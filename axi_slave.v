==> flow/design.v <==
module axi_slave#(
	parameter data_len=256
)(
	input clk,
	input rstn,
	input key, 
	input        S_WLAST,  
	input [31:0] S_WDATA,  
	input        S_WVALID, 
	output    reg   S_WREADY, 
	output reg[31:0] R_WDATA  
);
	reg [2:0]Wstate;
	localparam R_init=3'd0,
			   Rdata_start=3'd1,
			   receive_last=3'd2;   
	always@(posedge clk or negedge rstn)begin
		if(!rstn)begin
			S_WREADY<=1'b0;
		end
		else if(key)
			S_WREADY<=1'b1;
		else if(S_WLAST)
			S_WREADY<=1'b0;
		else
			S_WREADY<=S_WREADY;
	end
	always@(posedge clk or negedge rstn)begin
		if(!rstn)begin
			Wstate<=R_init;
		end
		else begin
			case(Wstate)
				R_init:
					begin
						if(S_WREADY)
							begin
								Wstate<=Rdata_start;
							end
						else
							Wstate<=R_init;
					end
				Rdata_start:
					begin
						if(S_WREADY&S_WVALID) 
							begin
								R_WDATA<=S_WDATA;
								Wstate<=Rdata_start;
							end
						else if(S_WLAST)
							begin
								R_WDATA<=32'd0;
								Wstate<=receive_last;
							end
						else 
							begin
								R_WDATA<=32'd0;
								Wstate<=R_init;
							end							
					end
				receive_last:
					begin
						Wstate<=R_init;
					end
				default:
					Wstate<=R_init;
			endcase
		end
	end
endmodule
Reports on axi_slave
Tool output for the design above, in the order of the flow.
Line numbers count from 1 in the design file above.
Operators carry their Yosys type and port widths (W data, S select, Z words).
A cell with - has no value.
- top module: axi_slave
- clock: clk
- standard-cell library: sky130hd
- library corner: tt_025C_1v80

Word level
Source: Yosys, flattened and elaborated, memories not mapped. Widths are those after wreduce. Registers that Yosys merges into a memory's read port (data or address) are not register bits. Print and check cells do not count. Equal cells are merged and count once.
- noted multiply operators: 0
- noted add/sub/neg operators: 0
- noted div/mod/pow operators: 0
- $lt $le $gt $ge at 0
- bitwise gates (word level) at 1
- equal/unequal tests at 1
- reductions and logical operators: 3
- shifts and indexed selects at 0
- muxes and demuxes: 6
- operator list (operator ; count):
    $pmux W3 S2 ; 1
    $mux W2 ; 2
    $eq A3 B1 Y1 const B ; 1
    $logic_not A3 Y1 ; 1
    $mux W1 ; 3
    $reduce_and A2 Y1 ; 1
    $reduce_bool A2 Y1 ; 1
    $and A1 B1 Y1 ; 1
- bits in read-only memories: 0
- output and inout port bits at 33
- cells after elaboration: 14
- noted latch bits: 0
- memories kept at 0
- RAM bits: 0
- word width x clocked read ports at 0
- bits of input ports: 37
- register bits at 36

Depth
Yosys ltp: most cells in a row. Word level: on the elaborated netlist, between registers, memories and ports. Mapped: between sequential cells and ports; inverters and the memories' decode and read muxes count.
- depth after elaboration at 3
- ABC_AREA: 0
- noted gate-level depth with buffers: 2
- depth with buffers taken out: 2

Synthesis result
Yosys stat after the flow's synthesis: flattened, memories mapped to cells. It holds for the ABC_AREA given above (unset counts as 0); a run with the other value may have another netlist.
- mapped cells: 85
- synthesis area: 1388.8 um2
- mapped flip-flops at 36
- noted sequential area: 1062.3 um2
- buffers at 6
- cells by type (type ; count ; area in all (um2)):
    sky130_fd_sc_hd__edfxtp_1 ; 32 ; 960.922
    sky130_fd_sc_hd__and3_1 ; 27 ; 168.912
    sky130_fd_sc_hd__dfrtp_1 ; 3 ; 75.072
    sky130_fd_sc_hd__and3_2 ; 5 ; 37.536
    sky130_fd_sc_hd__buf_6 ; 3 ; 33.782
    sky130_fd_sc_hd__dfstp_2 ; 1 ; 26.275
    sky130_fd_sc_hd__buf_2 ; 3 ; 15.014
    sky130_fd_sc_hd__a21oi_1 ; 2 ; 10.01
    sky130_fd_sc_hd__o32a_1 ; 1 ; 10.01
    sky130_fd_sc_hd__a21o_2 ; 1 ; 8.758
    sky130_fd_sc_hd__and2b_2 ; 1 ; 8.758
    sky130_fd_sc_hd__nor3b_1 ; 1 ; 7.507
    sky130_fd_sc_hd__and2_1 ; 1 ; 6.256
    sky130_fd_sc_hd__nand2b_1 ; 1 ; 6.256
    sky130_fd_sc_hd__nor2b_1 ; 1 ; 6.256
    sky130_fd_sc_hd__inv_1 ; 1 ; 3.754
    sky130_fd_sc_hd__nand2_1 ; 1 ; 3.754

Worst setup path after synthesis
OpenSTA on the mapped netlist: ideal clock, no wires. The path of least setup slack (recovery checks aside). Input and output delay are each 20% of the period. Register names are those of the netlist, which keeps one name where synthesis merged equal registers.
- path kind: reg-to-reg
- start point: reg Wstate
- end point: reg R_WDATA[0]
- arrival: 1.172 ns
- buffers on the path at 0
- time at the first pin: 0.000 ns
- data required time: 1.098 ns
- noted library setup time: 0.392 ns
- stages on the path: 2
- path slack at -0.074 ns
- noted path delay: 1.564 ns
- clock period: 1.49 ns
- noted synthesis period reached: 1.564 ns
"path delay" = arrival - input delay + setup time.
"stages on the path" counts driving pins, that of a launching flip-flop among them; a cell with two outputs on the path counts twice.
"synthesis period reached" = period - worst setup slack (recovery checks aside). The figure is calculated, with input and output delays left at 20% of the set period.
An end named without its bit number is one bit of that signal or, where synthesis recoded a state register, one of its new flip-flops.
A register here has more assigning lines than the two given.
- cell sequence: sky130_fd_sc_hd__dfrtp_1 -> sky130_fd_sc_hd__and2_1
- RTL lines, path post-synthesis (what ; RTL line ; RTL):
    start: declaration ; 13 ; reg [2:0]Wstate;
    start: assignment ; 30 ; Wstate<=R_init;
    start: assignment ; 38 ; Wstate<=Rdata_start;
    end: assignment ; 47 ; R_WDATA<=S_WDATA;
    end: assignment ; 52 ; R_WDATA<=32'd0;
    end: declaration ; 11 ; output reg[31:0] R_WDATA
Chain of elaborated cells between the ends: none given.

Timing after layout
From the final timing report of record 1: the path of least setup slack in the routed layout; clock arrival at registers is part of the times.
- path kind: reg-to-output
- start point: reg R_WDATA[23]
- end point: out R_WDATA[23]
- buffers on the path at 1
- arrival: 1.15 ns
- data required time: 1.06 ns
- noted output delay: 0.27 ns
- time at the first pin: 0.28 ns
- stages on the path: 2
- path slack at -0.08 ns
- clock period: 1.33 ns
A register here has more assigning lines than the two given.
- cell sequence: sky130_fd_sc_hd__edfxtp_1 -> sky130_fd_sc_hd__clkdlybuf4s50_1
- cells in the longest elaborated chain at 0
- noted elaborated cells between the ends (all ways): 0
- source lines of those cells at 0
- RTL lines, path post-layout (what ; RTL line ; RTL):
    start: declaration ; 11 ; output reg[31:0] R_WDATA
    start: assignment ; 47 ; R_WDATA<=S_WDATA;
    start: assignment ; 52 ; R_WDATA<=32'd0;
    end: declaration ; 11 ;

==> results <==
Flow measurements of axi_slave on sky130hd: 2 stored runs with different settings, listed in no order. Input and output delays are each 20% of the period that was set; the output load is 0.01 pF.
"clock period reached" = clock period - worst setup slack. The figure is calculated, with input and output delays left at 20% of the set period.
"critical setup path time" means the part of the period allowed to the worst setup path (the constraints hold back 20% at inputs and 20% at outputs) less its slack; where the path has registers, the arrival times of their clocks count too.
By "power consumption" is meant OpenSTA's value without simulated activity: inputs other than the clock are taken to toggle once in ten clock periods, and the tool carries that through the logic.

Record 1
Settings were period_ns = 1.33; CORE_UTILIZATION = 25; SETUP_SLACK_MARGIN = -0.12; PLACE_DENSITY_LB_ADDON = 0.27; CELL_PAD_IN_SITES_GLOBAL_PLACEMENT = 1; CELL_PAD_IN_SITES_DETAIL_PLACEMENT = 1; TNS_END_PERCENT = 70; GPL_ROUTABILITY_DRIVEN = 0; CTS_CLUSTER_DIAMETER = 24; CAP_MARGIN = 20; CORE_MARGIN = 2; SLEW_MARGIN = 20
- power consumption at 2.378 mW
- noted the Yosys chip area after synthesis: 1388.8 um2
- utilization after routing: 42.8%
- noted the die outline area: 6167.8 um2
- sum of negative setup slack at -0.643 ns
- critical setup path time: 1.15 ns
- worst setup path type: reg-to-output
- noted the worst setup slack after layout: -0.083 ns
- noted the area of the standard cells in the finished layout: 2329.7 um2
- noted the clock period reached: 1.413 ns

Record 2
Settings were period_ns = 1.02; CORE_UTILIZATION = 68; SETUP_SLACK_MARGIN = 0.04; PLACE_DENSITY_LB_ADDON = 0.17; CORE_ASPECT_RATIO = 1.29; CELL_PAD_IN_SITES_DETAIL_PLACEMENT = 1; GPL_ROUTABILITY_DRIVEN = 1; CTS_CLUSTER_DIAMETER = 231; CAP_MARGIN = 40; MAX_ROUTING_LAYER = met5; CORE_MARGIN = 2; SLEW_MARGIN = 20
- stopped before the end: placement reported FLW-0024
