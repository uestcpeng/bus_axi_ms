==> flow/design.v <==
module axi_master#(
	parameter data_len=256
)
(
	input clk,
	input rstn,
	input [31:0] DATA_IN,
	output reg[31:0] M_WDATA,
	output   reg     M_WLAST,
	output    reg    M_WVALID, 
	input         S_WREADY, 
   input BVALID,
   output reg BREADY
);
reg [2:0]Wstate;
localparam w_init=3'd0,
           wdata_start=3'd1,
		   write_last=3'd2;    
	reg [7:0] count;	
	always@(posedge clk or negedge rstn)begin
		if(!rstn)
			count<=8'd0;
		else if(Wstate==wdata_start)
					count<=count+1'b1;
		else 
			count<=8'b0;		
	end
	always@(posedge clk or negedge rstn)begin
		if(!rstn)begin
			 Wstate<=w_init;
			 M_WVALID<=1'b0;
			 M_WLAST<= 1'b0;
			 M_WDATA<=32'd0;
		end
		else begin
			case(Wstate)	 
			w_init:
				begin
					M_WVALID<=1'b0;
					M_WLAST<= 1'b0;
					if(S_WREADY)
						Wstate<=wdata_start;
					else
						Wstate<=w_init;	
				end
			wdata_start:
				begin
					M_WVALID<=1'b1;
					if(count ==8'd255)	
						begin
							M_WLAST<=1'b1;
							Wstate<=write_last;
						end
					else
						begin
							M_WDATA<=DATA_IN;
							M_WLAST<=1'b0;	
							Wstate<=wdata_start;
						end		
				end
			write_last:
					begin
						M_WLAST<=1'b0;
						Wstate<=w_init;
					end		
			default
				Wstate<=w_init;						
			endcase
		end
	end
endmodule
# Reports on axi_master
# What the tools print for axi_master, step after step.
# Line numbers count from 1 in the design file above.
# Operators carry their Yosys type and port widths (W data, S select, Z words).
# Library cell names are shortened.
# Not given: --
# inputs
top	axi_master
clock	clk
lib	sky130hd
lib_corner	tt_025C_1v80

# Word-level counts
# Yosys after proc, flatten, opt, wreduce and memory -nomap, before mapping. Memory bits, and registers merged into a memory's read port (data or address), are not among the register bits. Print and check cells are not counted. Equal cells are merged and count once.
# op_classes
mux	7
logic	1
equal	3
n_reduce_logical	5
add_sub_neg	1
# ops
operator	count
$add A8 B1 Y8 const B	1
$eq A8 B8 Y1 const B	1
$mux W8	1
$pmux W3 S2	1
$reduce_bool A2 Y1	2
$pmux W1 S2	2
$eq A3 B1 Y1 const B	1
$eq A3 B2 Y1 const B	1
$logic_not A3 Y1	1
$reduce_and A2 Y1	1
$reduce_or A2 Y1	1
$mux W2	1
$mux W1	2
$not A1 Y1	1
# bits
output_inout_bits	35
word_cells	22
reg_bits	45

# Longest topological paths
# Depth = most cells in a row (Yosys ltp): at word level without a register or memory, in the mapped netlist without a sequential cell, where the memories' decode and read muxes count.
# depth
depth_word	3
ABC_AREA	0
depth_mapped	5
mapped_depth_nobuf	4

# After synthesis
# Yosys stat after the flow's synthesis: flattened, memories mapped to cells. It holds for the ABC_AREA given above (unset counts as 0); a run with the other value may have another netlist.
# The area totals of this step are shown rounded.
# types
cell	count
dfrtp_1	44
mux2_2	32
buf_6	3
dfstp_2	1
nand3_1	4
nor2_1	5
xor2_1	2
o21ai_4	1
inv_1	4
nand2_1	4
o31ai_1	2
ha_1	1
nand4_2	1
a21oi_1	2
o21ai_0	2
xnor2_1	1
a21o_1	1
buf_4	1
# Other cell types: 9; their cells: 9.
# mapped
ff_cells	45
yosys_area_um2	1800
buffers	4
cells	120

# Path before layout
# OpenSTA on the mapped netlist: ideal clock, no wires. The path of least setup slack (recovery checks aside). Input and output delay are each 20% of the period. Register names are those of the netlist, which keeps one name where synthesis merged equal registers.
# synth_timing
path_kind	register to register
startpoint	reg count[0]
endpoint	reg M_WDATA[0]
stages	6
setup_time_ps	125
t_required_ps	2335
t_first_pin_ps	0
delay_ps	1620
clock_period_ps	2460
arrival_ps	1495
setup_slack_ps	840
synth_period_reached_ps	1620
# "delay_ps" is the arrival time less input delay plus setup time.
# "stages": output pins that drive a net of the path, with the launching flip-flop's if there is one; two outputs of one cell count as two.
# "synth_period_reached_ps" is the clock period less the worst setup slack; recovery checks do not enter. This is arithmetic on one report: input and output delays are still those of the set period (20% each).
# The rows between start and end are the longest chain of elaborated cells between them; the timing report does not say that the signal goes this way. Where chains are equally long, one stands for them.
# A line is the first line of the expression or statement that the cell stems from. Yosys adds cells for indexed reads and writes and turns some case tables into memories.
# A register here has more assigning lines than the two given.
# synth_between
cell_sequence	dfrtp_1 ha_1 nand4_2 o21ai_4 buf_6 mux2_2
elab_chain_len	3
# synth_rtl
item	line	source
from (decl)	19	reg [7:0] count;
from (assign)	22	count<=8'd0;
from (assign)	24	count<=count+1'b1;
$eq A8 B8 Y1	49	if(count ==8'd255)
$not A1 Y1	--
$reduce_and A2 Y1	--
to (assign)	33	M_WDATA<=32'd0;
to (assign)	56	M_WDATA<=DATA_IN;
to (decl)	8	output reg[31:0] M_WDATA,

# Timing after layout
# From the final timing report of job 1: the path of least setup slack in the routed layout; clock arrival at registers is part of the times.
# The report prints the path's times to 10 ps; the period is as set.
# layout_timing
path_kind	register to register
startpoint	reg count[0]
endpoint	reg M_WDATA[1]
setup_time_ps	110
setup_slack_ps	130
clock_period_ps	1870
t_first_pin_ps	290
arrival_ps	1920
t_required_ps	2060
stages	6
# The rows between start and end are the longest chain of elaborated cells between them; the timing report does not say that the signal goes this way. Where chains are equally long, one stands for them.
# A register here has more assigning lines than the two given.
# layout_between
cell_sequence	dfrtp_1 ha_1 nand4_2 o21ai_4 buf_12 mux2_2
elab_chain_len	3
# layout_rtl
item	line	source
from (decl)	19	reg [7:0] count;
from (assign)	22	count<=8'd0;
from (assign)	24	count<=count+1'b1;
$eq A8 B8 Y1	49	if(count ==8'd255)
$not A1 Y1	--
$reduce_and A2 Y1	--
to (assign)	33	M_WDATA<=32'd0;
to (assign)	56	M_WDATA<=DATA_IN;
to (decl)	8	output reg[31:0] M_WDATA,

# axi_master through Yosys and OpenROAD on sky130hd: 2 stored runs, unordered, with their settings and measured results. The constraints put input and output delay at 20% of the set period each and load the outputs with 0.01 pF.
# "period_less_ws_ps" is the run's clock period less its worst setup slack. It is reckoned from that one timing run; input and output delays stay at 20% of the period that was set.
# By "worst_path_allowed_less_slack_ps" is meant the share of the clock period that the worst setup path is allowed (20% is reserved at inputs, 20% at outputs), minus its slack. Clock arrival times at its registers enter into it.
# "worst_path_allowed_less_slack_ps" is known to 10 ps.
# Results are given in rounded form.
# A setting shown as - is not set for that run.
run	period_ns	SETUP_SLACK_MARGIN	CAP_MARGIN	CORE_MARGIN	CORE_UTILIZATION	SLEW_MARGIN	PLACE_DENSITY_LB_ADDON	CORE_ASPECT_RATIO	CELL_PAD_IN_SITES_GLOBAL_PLACEMENT	ABC_AREA	GPL_TIMING_DRIVEN	CTS_CLUSTER_SIZE	die_um2	post_synth_area_um2	setupTns_ps	final_cell_area_um2	worst_setup_slack_ps	period_less_ws_ps	worst_path_allowed_less_slack_ps	worstPathKind
job 1	1.87	-0.18	20	2	40	20	-	-	-	-	-	-	5000	1800	0	2600	130	1738	1740	register to register
job 2	2.07	-	0	2	41	20	0.21	1.05	1	0	0	38	4800	1800	0	2600	250	1821	1820	register to register
